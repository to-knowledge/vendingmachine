==> flow/design.v <==
module VendingMachine(
		input clk_i,
		input  rst_i,
		input [3:0] product_type_i,
		input reselected_i,
		input num_twenty_i,
		input num_ten_i,
		input [1:0]num_five_i,
		input [3:0] num_one_i,
		output out_o,
		output ten_num_o,
		output [1:0] five_num_o,
		output [2:0] one_num_o,
		output [1:0] Current_state_o
);
		reg out_r;
		assign out_o = out_r;
		assign Current_state_o = Current_state;
		reg [1:0] Current_state;
		reg [1:0] Next_state;
		wire [4:0] money_buffer;
		wire [4:0] Selected_product_price;
		wire succ_or_fail;
		wire finish_moneying;
		assign finish_moneying = (money_buffer == 0)? 0 : 1;
		reg [3:0] product_type_r;
		reg [4:0] money_buffer_r;
		parameter [1:0] S0 = 2'b00;
		parameter [1:0] S1 = 2'b01;
		parameter [1:0] S2 = 2'b10;
		parameter [1:0] S3 = 2'b11;
		always@(posedge clk_i)
		begin
				if(!rst_i)
				begin
						Current_state = S0;
					end
				else
						Current_state = Next_state;
		end
		always@(posedge clk_i)
		begin
				case(Current_state)
					S0:
						begin
							money_buffer_r = 5'b0;
							product_type_r = product_type_i;
							if(product_type_i == 4'b0)
										Next_state = S0;
							else
										Next_state = S1;
						end
					S1:
						begin
							if(reselected_i == 1'b1)
										Next_state = S0;
							else
								begin 
										if(finish_moneying == 1'b1)
										begin
												Next_state = S2;
												money_buffer_r = money_buffer;
										end
								end
						end
					S2: 
					begin
							if(succ_or_fail == 1'b1)
								Next_state = S3;
							else
								Next_state = S0;
					end
					S3:
					begin
								Next_state = S0;
					end
					default: 
								Next_state = S0;
				endcase
		end
		always@(posedge clk_i)
		begin
				if(!rst_i)
						out_r = 1'b0;
				else begin
										case(Current_state)
												S0,S1,S2:
															out_r = 1'b0;
												S3:
															out_r = 1'b1;
												default:
															;
										endcase
								end
		end
		price_product U1(
							.product_i(product_type_r),
							.price_o(Selected_product_price)
		);
		putting_money V1(
							.num_one_i(num_one_i),
							.num_five_i(num_five_i),
							.num_ten_i(num_ten_i),
							.num_twenty_i(num_twenty_i),
							.money_buffer_o(money_buffer)
		);
		processing W1(
							.price_i(Selected_product_price),
							.money_buffer_i(money_buffer_r),
							.temp_o(succ_or_fail)
		);
		change X1(
							.price_i(Selected_product_price),
							.money_buffer_i(money_buffer_r),
							.type_one_o(one_num_o),
							.type_five_o(five_num_o),
							.type_ten_o(ten_num_o)
		);
endmodule
module change (
	input [4:0] price_i,
	input [4:0] money_buffer_i,
	output [2:0] type_one_o,
	output [1:0] type_five_o,
	output type_ten_o
);
	reg [2:0] type_one_r;
	reg [1:0] type_five_r;
	reg type_ten_r;
	wire [4:0] return_money_i;
	assign return_money_i = (money_buffer_i >= price_i)? (money_buffer_i - price_i) : money_buffer_i;
	assign type_one_o = type_one_r;
	assign type_five_o = type_five_r;
	assign type_ten_o = type_ten_r;
	always@(return_money_i)	begin
		if (return_money_i >= 5'b01111) begin
			type_ten_r <= 1'b1;
			type_five_r <= 2'b01;
			type_one_r <= return_money_i - 5'b01111;
		end
		else if (return_money_i >= 5'b01010) begin
			type_ten_r <= 1'b1;
			type_five_r <= 2'b00;
			type_one_r <= return_money_i - 5'b01010;
		end
		else if (return_money_i >= 5'b00101) begin
			type_ten_r <= 1'b0;
			type_five_r <= 2'b01;
			type_one_r <= return_money_i - 5'b00101;
		end
		else begin
			type_ten_r <= 1'b0;
			type_five_r <= 2'b00;
			type_one_r <= return_money_i;
		end
	end
endmodule
module price_product (
	input [3:0] product_i,
	output	[3:0] price_o	
);
	reg [3:0] price_r;
	assign price_o = price_r;
	always@(product_i) begin
		case (product_i)
			4'b0001:
				price_r = 4'b0010;
			4'b0010:
				price_r = 4'b0101;
			4'b0100:
				price_r = 4'b0111;
			4'b1000:
				price_r = 4'b1010;
			default:
				price_r = 4'b0000;
		endcase
	end
endmodule
module processing(
	input [4:0] money_buffer_i,
	input [3:0] price_i,
	output temp_o
	);
	assign temp_o = money_buffer_i >= price_i ? 1'b1 : 1'b0;
endmodule  
module putting_money(
			input num_twenty_i,
			input num_ten_i,
			input [1:0]num_five_i,
			input [3:0] num_one_i,
			output [4:0] money_buffer_o
);
		assign money_buffer_o = twenty + ten + five + num_one_i;
		reg [3:0] ten;
		reg [3:0] five;
		wire [4:0] twenty;
		assign twenty = (num_twenty_i == 1'b1)? 5'b10100 : 5'b0;
		always@(num_five_i)
		begin
							case(num_five_i)
										2'b01:
														five = 4'b0101;
										2'b10:
														five = 4'b1010;
										default:
														five = 4'b0;
							endcase
			end
			always@(num_ten_i)
			begin
							case(num_ten_i)
										1'b1:
														ten = 4'b1010;
										default:
														ten = 4'b0;
							endcase
			end
endmodule
# --- Step by step through the tools: VendingMachine ---
# Tool output for the design above, in the order of the flow.
# Lines are those of the file above, counted from 1.
# Operators: Yosys type, input widths -> output width; for muxes data width and select width s.
# Library cell names are shortened.
setup:
  design: "VendingMachine"
  clock_port: "clk_i"
  library: "sky130hd"
  corner: "tt_025C_1v80"

# --- Word level ---
# Yosys after proc, flatten, opt, wreduce and memory -nomap, before mapping. Memory bits, and registers merged into a memory's read port (data or address), are not among the register bits. Print and check cells are not counted.
op_classes:
  addsub: 7
  compare: 5
  eq_ne: 12
  muxes: 25
  n_logic: 1
  reduce_and_logical: 7
ops:
  columns: ["operator", "count"]
  rows:
  - ["$mux 5", 4]
  - ["$pmux 4 s4", 1]
  - ["$add 5x4->5", 3]
  - ["$ge 5x4->1", 2]
  - ["$ge 5x4->1 const B", 2]
  - ["$pmux 5 s2", 1]
  - ["$mux 2", 5]
  - ["$mux 3", 3]
  - ["$pmux 4 s2", 1]
  - ["$pmux 2 s4", 1]
  - ["$mux 4", 2]
  - ["$eq 2x2->1 const B", 3]
  - ["$sub 3x3->3 const B", 2]
  - ["$reduce_or 3->1", 2]
  - ["$mux 1", 6]
  - ["$ge 5x3->1 const B", 1]
  - ["$sub 5x4->5", 1]
  - ["$logic_not 5->1", 1]
  - ["$eq 2x1->1 const B", 2]
  - ["$ne 2x2->1 const B", 2]
  - ["$eq 4x1->1 const B", 1]
  - ["$eq 4x2->1 const B", 1]
  - ["$eq 4x3->1 const B", 1]
  - ["$eq 4x4->1 const B", 1]
  - ["$logic_not 4->1", 1]
  - ["$sub 3x2->3 const B", 1]
  - ["$ne 3x3->1 const B", 1]
  - ["$reduce_and 3->1", 1]
# Other operator kinds: 4; their cells: 4.
word_totals:
  ff_bits: 14
  in_bits: 15
  output_inout_bits: 9

# --- Logic depth ---
# Longest topological path by Yosys (ltp), each cell counted once; first at word level (registers and memories cut), then after technology mapping (sequential cells cut; the memories' decode and read muxes count).
logic_depth:
  ltp_word: 9
  abc_area: 0
  ltp_mapped: 16

# --- Mapped cells and area ---
# The flow's flattened synthesis, as Yosys stat reports it; memories are mapped. The netlist is that of the ABC_AREA named above (0 if unset); the other value can give another one.
# The area totals of this step are shown rounded.
by_type:
  columns: ["cell_type", "count"]
  rows:
  - ["edfxtp_1", 11]
  - ["ha_1", 12]
  - ["fa_1", 5]
  - ["dfxtp_1", 3]
  - ["inv_1", 13]
  - ["nor2_1", 10]
  - ["xnor2_1", 4]
  - ["xor2_1", 4]
  - ["a21oi_1", 6]
  - ["a221oi_4", 1]
  - ["nor2b_1", 4]
  - ["o21ai_0", 5]
  - ["or3_1", 4]
  - ["a21o_1", 3]
  - ["nand4_1", 3]
  - ["o22ai_1", 3]
  - ["nor4b_1", 2]
  - ["o22a_1", 2]
# Other cell types: 31; their cells: 39.
mapped:
  cell_count: 134
  yosys_area_um2: 1320
  ffs: 14
  buf_cells: 2
# By module: a second synthesis without flattening, with its own total; a netlist apart from the flattened one above.
unflattened:
  hier_cells: 181
  hier_area_um2: 1660
# Each row is one instance without its submodules.
modules:
  columns: ["module", "instances", "cells", "mod_area_um2", "seq_area_um2"]
  rows:
  - ["change", 1, 96, 731, 0.0]
  - ["VendingMachine", 1, 37, 539, 390]
  - ["putting_money", 1, 27, 230, 0.0]
  - ["processing", 1, 13, 100, 0.0]
  - ["(name not given)", 1, 8, 57.6, 0.0]

# --- Timing after synthesis ---
# OpenSTA on the mapped netlist: ideal clock, no wires. The path of least setup slack (recovery checks aside). Input and output delay are each 20% of the period. Register names are those of the netlist, which keeps one name where synthesis merged equal registers.
synth_timing:
  path_type: "flip-flop to output port"
  start: "register (no name shown)"
  end: "output port one_num_o[0]"
  tclk_ns: 6.61
  launch_ns: 0.000
  t_arrival_ns: 3.765
  setup_slack_ns: 1.523
  path_delay_ns: 3.765
  path_stages: 16
  path_buffers: 1
  synth_period_reached_ns: 5.087
# "path_delay_ns" = arrival - input delay + setup time.
# A path that ends at an output port has no setup time.
# "path_stages" counts driving pins, that of a launching flip-flop among them; a cell with two outputs on the path counts twice.
# "synth_period_reached_ns" = period - worst setup slack (recovery checks aside). The figure is calculated, with input and output delays left at 20% of the set period.
# Between the ends stands the longest chain of elaborated cells between them, by number of cells; it is not shown to be the way that was timed. Of several equally long chains one is given.
# A line is the first line of the expression or statement that the cell stems from. Yosys adds cells for indexed reads and writes and turns some case tables into memories.
synth_between:
  path_cell_list: "edfxtp_1 > xnor2_1 > or3_1 > ha_1 > or2_1 > o311a_1 > buf_6 > o21ai_0 > a21boi_1 > inv_1 > ha_1 > or3_1 > a31oi_1 > o21ai_1 > o21ai_2 > mux2_4"
  elab_chain_cells: 8
  cells_between: 17
  classes_between: "add/sub (4); compare (4); eq/ne (4); mux (5)"
synth_lines:
  columns: ["element", "line", "source"]
  rows:
  - ["start: declaration", 26, null]
  - ["start: assignment", 47, null]
  - ["$eq 4x4->1", 165, null]
  - ["$pmux 4 s4", 165, null]
  - ["$sub 5x4->5", 131, "assign return_money_i = (money_buffer_i >= price_i)? (money_buffer_i - price_i) : money_buffer_i;"]
  - ["$mux 5", 131, null]
  - ["$sub 3x3->3", 149, "type_one_r <= return_money_i - 5'b00101;"]
  - ["$mux 3", 146, "else if (return_money_i >= 5'b00101) begin"]
  - ["$mux 3", 141, "else if (return_money_i >= 5'b01010) begin"]
  - ["$mux 3", 136, "if (return_money_i >= 5'b01111) begin"]
  - ["end: declaration", 13, "output [2:0] one_num_o,"]

# --- Worst path after layout ---
# From the final timing report of record 1: the path of least setup slack in the routed layout; clock arrival at registers is part of the times.
layout_timing:
  path_type: "flip-flop to output port"
  start: "register (no name shown)"
  end: "output port one_num_o[0]"
  tclk_ns: 4.42
  launch_ns: 0.24
  t_arrival_ns: 3.77
  setup_slack_ns: -0.24
  path_stages: 17
  path_buffers: 2
# Between the ends stands the longest chain of elaborated cells between them, by number of cells; it is not shown to be the way that was timed. Of several equally long chains one is given.
layout_between:
  path_cell_list: "edfxtp_1 > buf_4 > or3_4 > inv_2 > ha_4 > inv_2 > fa_1 > o21ai_2 > a21boi_4 > inv_2 > ha_4 > or3_4 > a31oi_4 > o21ai_4 > o21ai_2 > mux2_4 > buf_6"
  elab_chain_cells: 8
  cells_between: 17
  classes_between: "add/sub (4); compare (4); eq/ne (4); mux (5)"
layout_lines:
  columns: ["element", "line", "source"]
  rows:
  - ["start: declaration", 26, null]
  - ["start: assignment", 47, null]
  - ["$eq 4x4->1", 165, null]
  - ["$pmux 4 s4", 165, null]
  - ["$sub 5x4->5", 131, "assign return_money_i = (money_buffer_i >= price_i)? (money_buffer_i - price_i) : money_buffer_i;"]
  - ["$mux 5", 131, null]
  - ["$sub 3x3->3", 149, "type_one_r <= return_money_i - 5'b00101;"]
  - ["$mux 3", 146, "else if (return_money_i >= 5'b00101) begin"]
  - ["$mux 3", 141, "else if (return_money_i >= 5'b01010) begin"]
  - ["$mux 3", 136, "if (return_money_i >= 5'b01111) begin"]
  - ["end: declaration", 13, "output [2:0] one_num_o,"]

FLOW RESULTS
============

Flow measurements of VendingMachine on sky130hd: 2 stored runs with different settings, listed in no order. Input and output delays are each 20% of the period that was set; the output load is 0.01 pF.
"worstPathTime_ns" = time allowed to the worst setup path (clock period - input delay - output delay, where it has them) - its slack; a late launch clock adds to it, a late capture clock takes from it.
The results are shown rounded.

--- record 1 ---
==> flow/run.sh <==
#!/bin/bash
# the make line also repeats the synthesis and layout settings of config.mk as NAME=value (left out here)
make -C /OpenROAD-flow-scripts/flow DESIGN_CONFIG=/design/flow/config.mk WORK_HOME=/design/flow/orfs CLKGATE_MAP_FILE= finish
==> flow/config.mk <==
export PLATFORM = sky130hd
export DESIGN_NAME = VendingMachine
export DESIGN_NICKNAME = VendingMachine
export VERILOG_FILES = /design/flow/design.v
export SDC_FILE = /design/flow/constraint.sdc
export NUM_CORES = 4
export LEC_CHECK = 0
export CAP_MARGIN = 20
export CORE_ASPECT_RATIO = 0.9
export CORE_MARGIN = 2
export CORE_UTILIZATION = 27
export CTS_CLUSTER_DIAMETER = 163
export CTS_CLUSTER_SIZE = 68
export GPL_ROUTABILITY_DRIVEN = 1
export HOLD_SLACK_MARGIN = 0.27
export PLACE_DENSITY_LB_ADDON = 0.03
export SETUP_SLACK_MARGIN = 0.08
export SLEW_MARGIN = 10
==> flow/constraint.sdc <==
create_clock -name core_clock -period 4.42 [get_ports {clk_i}]
set_input_delay 0.8840 -clock core_clock [delete_from_list [all_inputs] [get_ports {clk_i}]]
set_output_delay 0.8840 -clock core_clock [all_outputs]
set_load 0.01 [all_outputs]

==> results, as YAML <==
results:
  die_footprint_um2: 5470
  worstPathTime_ns: 3.77
  worstPathKind: "flip-flop to output port"
  post_synth_area_um2: 1320
  worst_hold_slack_ns: 0.449
  finalUtil_pct: 43.9
  timing.setup.tns_ns: -0.731
  setup_ws_ns: -0.235

--- record 2 ---
==> flow/run.sh <==
#!/bin/bash
# the make line also repeats the synthesis and layout settings of config.mk as NAME=value (left out here)
make -C /OpenROAD-flow-scripts/flow DESIGN_CONFIG=/design/flow/config.mk WORK_HOME=/design/flow/orfs CLKGATE_MAP_FILE= finish
==> flow/config.mk <==
export PLATFORM = sky130hd
export DESIGN_NAME = VendingMachine
export DESIGN_NICKNAME = VendingMachine
export VERILOG_FILES = /design/flow/design.v
export SDC_FILE = /design/flow/constraint.sdc
export NUM_CORES = 4
export LEC_CHECK = 0
export ABC_AREA = 0
export CAP_MARGIN = 20
export CORE_ASPECT_RATIO = 1.98
export CORE_MARGIN = 2
export CORE_UTILIZATION = 15
export GPL_ROUTABILITY_DRIVEN = 0
export GPL_TIMING_DRIVEN = 1
export MIN_ROUTING_LAYER = met1
export PLACE_DENSITY_LB_ADDON = 0.11
export SLEW_MARGIN = 20
export TNS_END_PERCENT = 10
==> flow/constraint.sdc <==
create_clock -name core_clock -period 8.22 [get_ports {clk_i}]
set_input_delay 1.6440 -clock core_clock [delete_from_list [all_inputs] [get_ports {clk_i}]]
set_output_delay 1.6440 -clock core_clock [all_outputs]
set_load 0.01 [all_outputs]

==> results, as YAML <==
results:
  die_footprint_um2: 9610
  worstPathTime_ns: 4.79
  worstPathKind: "flip-flop to output port"
  post_synth_area_um2: 1320
  worst_hold_slack_ns: 0.461
  finalUtil_pct: 20.0
  timing.setup.tns_ns: 0.000
  setup_ws_ns: 1.79
